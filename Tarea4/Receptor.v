==> flow/design.v <==
module Receptor(input Clk, Reset,                      
                input [6:0] I2C_ADDR,                  
                input [15:0] RD_DATA,                  
                input SCL,                             
                input SDA_OUT, SDA_OE,                  
                output reg SDA_IN,                     
                output reg [15:0] WR_DATA);            
    reg [6:0] EstPres, ProxEstado;
    reg prev_SCL;                                 
    wire posedge_SCL;                             
    wire negedge_SCL;                             
    assign posedge_SCL = !prev_SCL && SCL;
    assign negedge_SCL = prev_SCL && !SCL;
    reg prev_SDA_OUT;
    wire posedge_SDA_OUT;
    wire negedge_SDA_OUT;
    assign posedge_SDA_OUT = !prev_SDA_OUT && SDA_OUT;
    assign negedge_SDA_OUT = prev_SDA_OUT && !SDA_OUT;
    reg [4:0] cont_BYTES, next_cont_BYTES;
    reg next_SDA_IN;
    reg [15:0] next_WR_DATA;
    localparam Estado_Idle        = 7'b0000001;
    localparam Iniciar_Trans      = 7'b0000010;
    localparam Ack_Nack_Lectura   = 7'b0000100;
    localparam Estado_Lectura     = 7'b0001000;
    localparam Ack_Nack_Escritura = 7'b0010000;
    localparam Estado_Escritura   = 7'b0100000;
    localparam Parar_Trans        = 7'b1000000;
    always @(posedge Clk, negedge Reset)
        if (~Reset)  begin
            EstPres    <= Estado_Idle;
            prev_SCL   <= 1'b1;
            cont_BYTES <= 5'b0;
            WR_DATA    <= 16'b0;
            SDA_IN     <= 1'b1;
            prev_SDA_OUT <= 1'b1;
        end
        else begin
            EstPres    <= ProxEstado;
            prev_SCL   <= SCL;
            cont_BYTES <= next_cont_BYTES;
            WR_DATA    <= next_WR_DATA;
            SDA_IN     <= next_SDA_IN;
            prev_SDA_OUT <= SDA_OUT;
        end
    always @(*) begin
    ProxEstado = EstPres;
    next_cont_BYTES = cont_BYTES;
    next_WR_DATA = WR_DATA;
    next_SDA_IN = SDA_IN;
    case (EstPres)
        Estado_Idle:
            if(negedge_SDA_OUT && SCL) ProxEstado = Iniciar_Trans;
        Iniciar_Trans:
            if(posedge_SCL) begin
                next_cont_BYTES = cont_BYTES + 1;
                if(cont_BYTES == 5'd7) begin
                    next_cont_BYTES = 5'b0;
                    if(SDA_OUT) ProxEstado = Ack_Nack_Lectura;
                    else        ProxEstado = Ack_Nack_Escritura;
                end
                else if (!(I2C_ADDR[6-cont_BYTES] == SDA_OUT)) begin
                    ProxEstado = Parar_Trans;
                end
            end
        Ack_Nack_Lectura: begin
            if(negedge_SCL && cont_BYTES == 5'b0) begin
                next_SDA_IN = 1'b0;
                ProxEstado = Estado_Lectura;
            end
            else if(negedge_SCL) begin
                if(SDA_OUT == 1'b0) ProxEstado = Estado_Lectura;
                else ProxEstado = Parar_Trans;
            end
        end
        Estado_Lectura: begin
            if(negedge_SCL) begin
                next_cont_BYTES = cont_BYTES + 1;
                next_SDA_IN = RD_DATA[15-cont_BYTES];
                if(cont_BYTES == 5'd8 || cont_BYTES == 5'd15) ProxEstado = Ack_Nack_Lectura;
            end
        end
        Ack_Nack_Escritura: begin
            if(posedge_SCL) begin
                if(cont_BYTES == 5'd16) ProxEstado = Parar_Trans;
                else ProxEstado = Estado_Escritura;
            end
            if(negedge_SCL) begin
                if(cont_BYTES == 5'd16) next_SDA_IN = 1'b1;
                else next_SDA_IN = 1'b0;      
            end
        end
        Estado_Escritura: begin
            if(negedge_SCL) next_SDA_IN = 1'b1;  
            if(posedge_SCL) begin
                if(cont_BYTES == 5'd7 || cont_BYTES == 5'd15) ProxEstado = Ack_Nack_Escritura;
                next_cont_BYTES = cont_BYTES + 1;
                next_WR_DATA = {WR_DATA[14:0], SDA_OUT};
            end
        end
        Parar_Trans: begin
            if(negedge_SCL) next_SDA_IN = 1'b1;
            if(posedge_SDA_OUT && SCL) begin
                ProxEstado = Estado_Idle;
                next_cont_BYTES = 5'b0;
            end
        end
        default: ProxEstado = Estado_Idle;
    endcase
    end
endmodule
* Tool chain data of Receptor
The steps from the RTL of Receptor to its reports follow in flow order. Line numbers count from 1 in the design file above. Library cell names are shortened. The mark -- stands for no value.
Set-up: design top Receptor, clock Clk, standard-cell library sky130hd, library corner tt_025C_1v80

* Word level
Counts by Yosys on the flattened word-level netlist (proc, flatten, opt, wreduce; memories kept). Register bits leave out memories and registers merged into their read ports (data or address). Print and check cells are left out. Cells with the same type and inputs are merged into one.
Operators by class: add/subtract/negate cells 3, eq/ne operators 25, shifts and indexed selects 2, muxes and demuxes 28, reductions and logical operators 21
Operator list (number):
- two-way mux 7 bit | 14
- case mux 7 bit (select 7 bit) | 1
- two-way mux 5 bit | 6
- inequality test 2 bit with constant B | 10
- case mux 5 bit (select 4 bit) | 1
- indexed select 16 x 6 -> 1 bit | 1
- AND reduction 10 bit | 1
- equality test 5 x 4 -> 1 bit with constant B | 2
- AND reduction 5 bit | 2
- logical AND 1 bit | 7
- equality test 7 x 1 -> 1 bit with constant B | 1
- equality test 7 x 2 -> 1 bit with constant B | 1
- equality test 7 x 3 -> 1 bit with constant B | 1
- equality test 7 x 4 -> 1 bit with constant B | 1
- equality test 7 x 5 -> 1 bit with constant B | 1
- equality test 7 x 6 -> 1 bit with constant B | 1
- indexed select 7 x 6 -> 1 bit | 1
- equality test 7 bit with constant B | 1
- inequality test 3 bit with constant B | 2
- subtractor 3 x 5 -> 6 bit with constant A | 1
- subtractor 4 x 5 -> 6 bit with constant A | 1
- adder 5 x 1 -> 5 bit with constant B | 1
- equality test 5 x 3 -> 1 bit with constant B | 1
- equality test 5 bit with constant B | 1
- zero test 5 bit | 1
- nonzero test 5 bit | 1
- two-way mux 1 bit | 5
- zero test 1 bit | 4
Not listed: further kinds 7, cells in them 8.
Storage and ports: bits in registers 31, input port bits 28, output and inout port bits 17

* Logic depth
Yosys ltp: most cells in a row. Word level: on the elaborated netlist, between registers, memories and ports. Mapped: between sequential cells and ports; inverters and the memories' decode and read muxes count.
Logic depth: word-level depth 7, ABC_AREA 0, gate-level depth with buffers 8

* Mapped cells and area
Yosys stat after the flow's synthesis: flattened, memories mapped to cells. It holds for the ABC_AREA given above (unset counts as 0); a run with the other value may have another netlist.
Cell types (number):
- dfrtp_1 | 27
- mux2_2 | 15
- dfstp_2 | 4
- mux4_2 | 3
- nand2_1 | 17
- o21ai_0 | 11
- nand3_1 | 8
- nor2_1 | 9
- nand2b_1 | 5
- mux2i_1 | 3
- inv_1 | 7
- mux4_1 | 1
- ha_1 | 2
- mux2_1 | 2
- o31ai_1 | 3
- a32o_1 | 2
- a31oi_1 | 3
- clkbuf_1 | 5
Other cell types: 28; their cells: 41.
Synthesis totals: cells in the netlist 168, cell area after synthesis 1765.4 um^2, sequential area 780.7 um^2, flip-flop cells 31

* Timing after synthesis
Path of least setup slack by OpenSTA after synthesis, without wires, with an ideal clock, recovery checks aside; 20% of the period is set as input and as output delay. Where synthesis merged equal registers, the netlist keeps one of their names.
Path after synthesis: path kind reg2reg, start register cont_BYTES[0], end register EstPres, period 2710 ps, setup time 69 ps, arrival time 1874 ps, data required time 2641 ps, slack 767 ps, delay of the path 1943 ps, stages 7, period reached after synthesis 1943 ps
"delay of the path" is the arrival time less input delay plus setup time. "stages": output pins that drive a net of the path, with the launching flip-flop's if there is one; two outputs of one cell count as two. "period reached after synthesis" = period - worst setup slack (recovery checks aside). The figure is calculated, with input and output delays left at 20% of the set period. Where an end lacks its bit number, it is one bit of the signal, or one of the new flip-flops if synthesis recoded a state register.
On the way, after synthesis: path through dfrtp_1 clkbuf_8 inv_1 ha_1 mux4_2 or3_1 nand3_1
Ends and longest elaborated chain, after synthesis:
- from (decl) | line 19 | reg [4:0] cont_BYTES, next_cont_BYTES;
- from (assign) | line 33 | cont_BYTES <= 5'b0;
- from (assign) | line 41 | cont_BYTES <= next_cont_BYTES;
- to (assign) | line 31 | EstPres    <= Estado_Idle;
- to (assign) | line 39 | EstPres    <= ProxEstado;
- to (decl) | line 8 | reg [6:0] EstPres, ProxEstado;
No chain of elaborated cells between the ends is given.

* Worst path after layout
Path of least setup slack in the final report of run A (OpenROAD, finished layout, wires in). Where an end is a register, its clock arrival counts in the times. The path's times are printed in steps of 10 ps; the period is the one set.
Path after layout: path kind in2reg, start input port SCL, end register EstPres, period 3620 ps, input delay 720 ps, setup time 120 ps, arrival time 2750 ps, data required time 3830 ps, slack 1070 ps, stages 4
Where an end lacks its bit number, it is one bit of the signal, or one of the new flip-flops if synthesis recoded a state register.
On the way, after layout: path through clkdlybuf4s50_1 nor2b_1 nand2_1 o311ai_0
Ends and longest elaborated chain, after layout:
- from (decl) | line 4 | input SCL,
- to (assign) | line 31 | EstPres    <= Estado_Idle;
- to (assign) | line 39 | EstPres    <= ProxEstado;
- to (decl) | line 8 | reg [6:0] EstPres, ProxEstado;
No chain of elaborated cells between the ends is given.

## Implementation results

Settings and measured results of 2 stored flow runs for module Receptor (sky130hd), not sorted in any way. The constraints put input and output delay at 20% of the set period each and load the outputs with 0.01 pF.
"clock period reached" means the clock period less the worst setup slack. The figure is calculated, with input and output delays left at 20% of the set period.
"allowed time less slack (worst setup path)": the worst setup path's part of the clock period (all of it between registers, 20% less for each end at a port) less its slack. A launch clock that arrives late makes it longer, a capture clock that arrives late makes it shorter.
"total power of the final layout" is the tool's figure for a default switching activity; nothing was simulated.
"allowed time less slack (worst setup path)" is known to 10 ps.

* Run A | settings: period_ns 3.62; CORE_UTILIZATION 56; SETUP_SLACK_MARGIN 0.21; PLACE_DENSITY_LB_ADDON 0.16; CELL_PAD_IN_SITES_GLOBAL_PLACEMENT 0; MAX_ROUTING_LAYER met4; CAP_MARGIN 20; CORE_MARGIN 2; SLEW_MARGIN 20 | results: total negative slack on setup checks 0 ps; final design utilization 74.8 %; allowed time less slack (worst setup path) 1820 ps; class of the worst setup path in2reg; worst setup slack after layout 1074 ps; area of the standard cells in the finished layout 2264.7 um^2; total power of the final layout 1168 uW; worst-case hold slack 516 ps; clock period reached 2546 ps; post-synthesis cell area 1765.4 um^2; die area 3617.4 um^2
* Run B | settings: period_ns 2.61; CORE_UTILIZATION 32; SETUP_SLACK_MARGIN 0.22; PLACE_DENSITY 0.54; CELL_PAD_IN_SITES_DETAIL_PLACEMENT 1; TNS_END_PERCENT 85; GPL_ROUTABILITY_DRIVEN 0; CTS_CLUSTER_DIAMETER 37; CAP_MARGIN 20; CORE_MARGIN 2; SLEW_MARGIN 20 | results: worst-case hold slack 514 ps; total power of the final layout 1870 uW; worst setup slack after layout 573 ps; die area 6127.0 um^2; total negative slack on setup checks 0 ps; clock period reached 2037 ps; final design utilization 44.2 %; post-synthesis cell area 1765.4 um^2; allowed time less slack (worst setup path) 1510 ps; class of the worst setup path in2reg; area of the standard cells in the finished layout 2388.5 um^2
