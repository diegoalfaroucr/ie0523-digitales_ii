==> flow/design.v <==
module Generador(input Clk, Reset,                      
                 input START_STB, RNW,                  
                 input [6:0] I2C_ADDR,                  
                 input [15:0] WR_DATA,                  
                 input SDA_IN,                          
                 output SCL,                            
                 output reg [15:0] RD_DATA,             
                 output reg SDA_OUT, SDA_OE);           
    reg [6:0] EstPres, ProxEstado;
    reg [1:0] cont_SCL;                           
    reg start_SCL, next_start_SCL;                
    reg prev_SCL;                                 
    assign SCL = cont_SCL[1];                     
    wire posedge_SCL;                             
    wire negedge_SCL;                             
    assign posedge_SCL = !prev_SCL && SCL;
    assign negedge_SCL = prev_SCL && !SCL;
    reg [4:0] cont_BYTES, next_cont_BYTES;
    reg next_SDA_OUT, next_SDA_OE;
    reg [15:0] next_RD_DATA;
    localparam Estado_Idle        = 7'b0000001;
    localparam Iniciar_Trans      = 7'b0000010;
    localparam Ack_Nack_Lectura   = 7'b0000100;
    localparam Estado_Lectura     = 7'b0001000;
    localparam Ack_Nack_Escritura = 7'b0010000;
    localparam Estado_Escritura   = 7'b0100000;
    localparam Parar_Trans        = 7'b1000000;
    always @(posedge Clk, negedge Reset)
        if (~Reset)  begin
            EstPres    <= Estado_Idle;
            cont_SCL   <= 2'b11;
            SDA_OUT    <= 1'b1;
            SDA_OE     <= 1'b1;
            start_SCL  <= 1'b0;
            prev_SCL   <= 1'b1;
            cont_BYTES <= 5'b0;
            RD_DATA    <= 16'b0;
        end
        else begin
            EstPres    <= ProxEstado;
            SDA_OUT    <= next_SDA_OUT;
            SDA_OE     <= next_SDA_OE;
            prev_SCL   <= SCL;
            start_SCL  <= next_start_SCL;
            cont_BYTES <= next_cont_BYTES;
            RD_DATA    <= next_RD_DATA;
            if(start_SCL) cont_SCL <= cont_SCL + 1;
            else cont_SCL <= 2'b11;
        end
    always @(*) begin
    ProxEstado = EstPres;
    next_start_SCL = start_SCL;
    next_cont_BYTES = cont_BYTES;
    next_RD_DATA = RD_DATA;
    next_SDA_OUT = SDA_OUT;
    next_SDA_OE = SDA_OE;
    case (EstPres)
        Estado_Idle: begin
            if(START_STB) begin
                next_SDA_OUT = 1'b0;
                next_start_SCL = 1'b1;
                ProxEstado = Iniciar_Trans;
            end
        end
        Iniciar_Trans:
            if(negedge_SCL) begin
                next_cont_BYTES = cont_BYTES + 1;
                if(cont_BYTES == 5'd7) begin
                    next_SDA_OUT = RNW;
                end
                else if (cont_BYTES == 5'd8) begin
                    next_SDA_OE = 5'b0;
                    next_SDA_OUT = 1'b1;
                    next_cont_BYTES = 5'b0;
                    if(RNW) ProxEstado = Ack_Nack_Lectura;
                    else    ProxEstado = Ack_Nack_Escritura;
                end
                else begin
                    next_SDA_OUT = I2C_ADDR[6-cont_BYTES];
                    ProxEstado = Iniciar_Trans;
                end
            end
        Ack_Nack_Lectura: begin
            if(posedge_SCL && cont_BYTES == 5'd0) begin
                if(SDA_IN) ProxEstado = Parar_Trans;
                else       ProxEstado = Estado_Lectura;
            end
            if(posedge_SCL && SDA_OE) begin
                if(cont_BYTES == 5'd8) ProxEstado = Estado_Lectura;
                else ProxEstado = Parar_Trans;
            end
            else if(negedge_SCL) begin
                if(cont_BYTES == 5'd8) begin
                    next_SDA_OUT = 1'b0;
                    next_SDA_OE = 1'b1;
                end
                if(cont_BYTES == 5'd16) begin
                    next_SDA_OUT = 1'b1;
                    next_SDA_OE = 1'b1;
                end
            end
        end
        Estado_Lectura: begin
            if(negedge_SCL) begin
                next_SDA_OUT = 1'b1;
                next_SDA_OE = 1'b0; 
            end
            if(posedge_SCL) begin
                if(cont_BYTES == 5'd7 || cont_BYTES == 5'd15) ProxEstado = Ack_Nack_Lectura;
                next_cont_BYTES = cont_BYTES + 1;
                next_RD_DATA = {RD_DATA[14:0], SDA_IN}; 
            end
        end
        Ack_Nack_Escritura: begin
            if(posedge_SCL) begin
                if(!SDA_IN) ProxEstado = Estado_Escritura;
                else ProxEstado = Parar_Trans;
            end
            if(negedge_SCL) next_SDA_OE = 4'b0;
        end
        Estado_Escritura: begin
            if(posedge_SCL) begin
                if(cont_BYTES == 5'd8 || cont_BYTES == 5'd16) ProxEstado = Ack_Nack_Escritura;
            end
            if(negedge_SCL) begin
                next_SDA_OE = 1'b1;
                next_cont_BYTES = cont_BYTES + 1;
                next_SDA_OUT = WR_DATA[15-cont_BYTES];
            end
        end
        Parar_Trans: begin
            if(negedge_SCL) begin
                next_SDA_OUT = 1'b0;
                next_SDA_OE = 1'b1; 
            end
            if(posedge_SCL) begin
                next_cont_BYTES = 5'b0;      
                next_start_SCL = 1'b0;       
                next_SDA_OUT = 1'b1;         
                ProxEstado = Estado_Idle;    
            end
        end
        default: ProxEstado = Estado_Idle;
    endcase
    end
endmodule
Step by step through the tools: Generador
Tool output for the design above, in the order of the flow.
Line numbers count from 1 in the design file above.
Library cell names are shortened.
Not given: --

set-up
  top = Generador
  clock port = Clk
  library = sky130hd
  corner = tt_025C_1v80

Word level
Counts by Yosys on the flattened word-level netlist (proc, flatten, opt, wreduce; memories kept). Register bits leave out memories and registers merged into their read ports (data or address). Print and check cells are left out. Cells with the same type and inputs are merged into one.

bit counts
  register bits after elaboration = 34
  input bits = 28
  output and inout bits = 19
  cells after elaboration = 113

operators by class
  equality and inequality tests = 30
  muxes and demuxes = 48
  reductions and logical operators = 21
  shifts and indexed selects = 2
  add/sub/neg operators = 4

operators with widths
  kind                                       number
  2-to-1 mux 7 bit                           14
  parallel mux 7 bit (select 7 bit)          1
  2-to-1 mux 5 bit                           8
  inequality test 2 bit with constant B      14
  parallel mux 5 bit (select 4 bit)          1
  2-to-1 mux 1 bit                           20
  AND reduction 9 bit                        2
  variable part select 16 x 6 -> 1 bit       1
  nonzero test 6 bit                         2
  AND reduction 10 bit                       1
  == test 5 x 4 -> 1 bit with constant B     2
  inequality test 3 bit with constant B      3
  == test 7 x 1 -> 1 bit with constant B     1
  == test 7 x 2 -> 1 bit with constant B     1
  == test 7 x 3 -> 1 bit with constant B     1
  == test 7 x 4 -> 1 bit with constant B     1
  == test 7 x 5 -> 1 bit with constant B     1
  == test 7 x 6 -> 1 bit with constant B     1
  variable part select 7 x 6 -> 1 bit        1
  == test 7 bit with constant B              1
  subtractor 3 x 5 -> 6 bit with constant A  1
  subtractor 4 x 5 -> 6 bit with constant A  1
  parallel mux 1 bit (select 6 bit)          1
  adder 5 x 1 -> 5 bit with constant B       1
  == test 5 x 3 -> 1 bit with constant B     1
  == test 5 bit with constant B              1
  logical NOT 5 bit                          1
  AND reduction 5 bit                        1

Not listed: further kinds 13, cells in them 20.

Longest topological paths
Depth = most cells in a row (Yosys ltp): at word level without a register or memory, in the mapped netlist without a sequential cell, where the memories' decode and read muxes count.

logic depth
  depth in word-level cells = 6
  ABC_AREA = 0
  gate-level depth with buffers = 9
  mapped depth without buffers = 8

Synthesis result
Yosys stat after the flow's synthesis: flattened, memories mapped to cells. It holds for the ABC_AREA given above (unset counts as 0); a run with the other value may have another netlist.

cells by type
  cell      number  area in all (um^2)
  dfrtp_1   28      700.672
  mux2_2    17      191.434
  dfstp_2   6       157.651
  mux4_1    4       105.101
  o21ai_0   13      65.062
  a21oi_1   12      60.058
  nand2_1   13      48.797
  nor2b_1   7       43.792
  buf_6     3       33.782
  nand2b_1  5       31.28
  nor3_1    6       30.029
  ha_1      2       25.024
  a21o_1    3       22.522
  nor2_1    6       22.522
  o31ai_1   3       22.522
  a32o_1    2       20.019
  inv_1     5       18.768
  a22o_1    2       17.517

Not listed: further types 32, cells in them 44.

synthesis totals
  cells in the netlist = 181
  cell area after synthesis = 1936.9 um^2
  flip-flop cells = 34
  sequential part of the area = 858.3 um^2
  buffers = 9

Worst setup path after synthesis
Path of least setup slack by OpenSTA after synthesis, without wires, with an ideal clock, recovery checks aside; 20% of the period is set as input and as output delay. Where synthesis merged equal registers, the netlist keeps one of their names.

timing path post-synthesis
  kind = flip-flop to flip-flop
  from = reg cont_BYTES[1]
  to = reg SDA_OUT
  driving pins on the path = 8
  clock period = 1.86 ns
  setup slack = 0.093 ns
  path buffers = 0
  setup time = 0.073 ns
  time at the first pin = 0.000 ns
  path delay = 1.767 ns
  data arrival time = 1.694 ns
  data required time = 1.787 ns
  period reached after synthesis = 1.767 ns

"path delay" is the arrival time less input delay plus setup time.
"driving pins on the path" counts driving pins, that of a launching flip-flop among them; a cell with two outputs on the path counts twice.
"period reached after synthesis" = period - worst setup slack (recovery checks aside). The figure is calculated, with input and output delays left at 20% of the set period.
The rows between start and end are the longest chain of elaborated cells between them; the timing report does not say that the signal goes this way. Where chains are equally long, one stands for them.
A line is the first line of the expression or statement that the cell stems from. Yosys adds cells for indexed reads and writes and turns some case tables into memories.

between the ends, post-synthesis
  cell sequence = dfrtp_1 -> ha_1 -> nand2_1 -> or4_1 -> o2111ai_1 -> a41oi_1 -> and3_1 -> o2bb2ai_1
  length of the longest elaborated chain = 6
  elaborated cells on any way between the ends = 18
  classes of those cells = 2 x add/sub; 4 x eq/ne; 2 x shift; 9 x mux; 1 x reduce/logical

ends and longest elaborated chain, post-synthesis
  element                              RTL line  source
  start, declared                      18        reg [4:0] cont_BYTES, next_cont_BYTES;
  start, assigned                      36        cont_BYTES <= 5'b0;
  start, assigned                      45        cont_BYTES <= next_cont_BYTES;
  subtractor 3 x 5 -> 6 bit            79        next_SDA_OUT = I2C_ADDR[6-cont_BYTES];
  variable part select 7 x 6 -> 1 bit  79
  2-to-1 mux 1 bit                     71        else if (cont_BYTES == 5'd8) begin
  2-to-1 mux 1 bit                     68        if(cont_BYTES == 5'd7) begin
  2-to-1 mux 1 bit                     66        if(negedge_SCL) begin
  parallel mux 1 bit (select 6 bit)    57        case (EstPres)
  end, assigned                        32        SDA_OUT    <= 1'b1;
  end, assigned                        41        SDA_OUT    <= next_SDA_OUT;
  end, declared                        8         output reg SDA_OUT, SDA_OE);

Worst path after layout
From the final timing report of flow run A: the path of least setup slack in the routed layout; clock arrival at registers is part of the times.

timing path after layout
  kind = flip-flop to output port
  from = reg cont_SCL[1]
  to = out SCL
  data arrival time = 1.43 ns
  driving pins on the path = 2
  setup slack = 0.63 ns
  time at the first pin = 0.28 ns
  external output delay = 0.51 ns
  data required time = 2.06 ns
  clock period = 2.57 ns
  path buffers = 1

A register here has more assigning lines than the two given.

between the ends, after layout
  cell sequence = dfstp_2 -> clkdlybuf4s50_1
  length of the longest elaborated chain = 0
  elaborated cells on any way between the ends = 0
  source lines of those cells = 0

ends and longest elaborated chain, after layout
  element          RTL line  source
  start, declared  10        reg [1:0] cont_SCL;
  start, assigned  31        cont_SCL   <= 2'b11;
  start, assigned  47        if(start_SCL) cont_SCL <= cont_SCL + 1;
  end, declared    6         output SCL,

Lab notebook: Generador

Flow measurements of Generador on sky130hd: 2 stored runs with different settings, listed in no order. Input and output delays are each 20% of the period that was set; the output load is 0.01 pF.
"period achieved" means the clock period less the worst setup slack. The figure is calculated, with input and output delays left at 20% of the set period.
"time used up by the worst setup path": the worst setup path's part of the clock period (all of it between registers, 20% less for each end at a port) less its slack. A launch clock that arrives late makes it longer, a capture clock that arrives late makes it shorter.
Settings: -- = not set for that run.
Among the results, -- means that no value is shown for the run.

item                                       flow run A                flow run B
period_ns                                  2.57                      2.15
CAP_MARGIN                                 20                        20
CORE_MARGIN                                2                         2
CORE_UTILIZATION                           40                        46
SLEW_MARGIN                                20                        20
SETUP_SLACK_MARGIN                         --                        -0.11
PLACE_DENSITY_LB_ADDON                     --                        0.22
CORE_ASPECT_RATIO                          --                        1.03
CELL_PAD_IN_SITES_DETAIL_PLACEMENT         --                        2
TNS_END_PERCENT                            --                        90
GPL_ROUTABILITY_DRIVEN                     --                        0
MIN_ROUTING_LAYER                          --                        met2
worst hold slack in the final report (ns)  0.414                     --
period achieved (ns)                       1.944                     --
post-synthesis cell area (um^2)            1936.9                    --
time used up by the worst setup path (ns)  1.43                      --
critical path kind                         flip-flop to output port  --
die footprint (um^2)                       5414.8                    --
setup slack of the worst path (ns)         0.626                     --
utilization                                0.538                     --
setup total negative slack (ns)            0.000                     --

Flow run B: no results, placement failed with DPL-0033
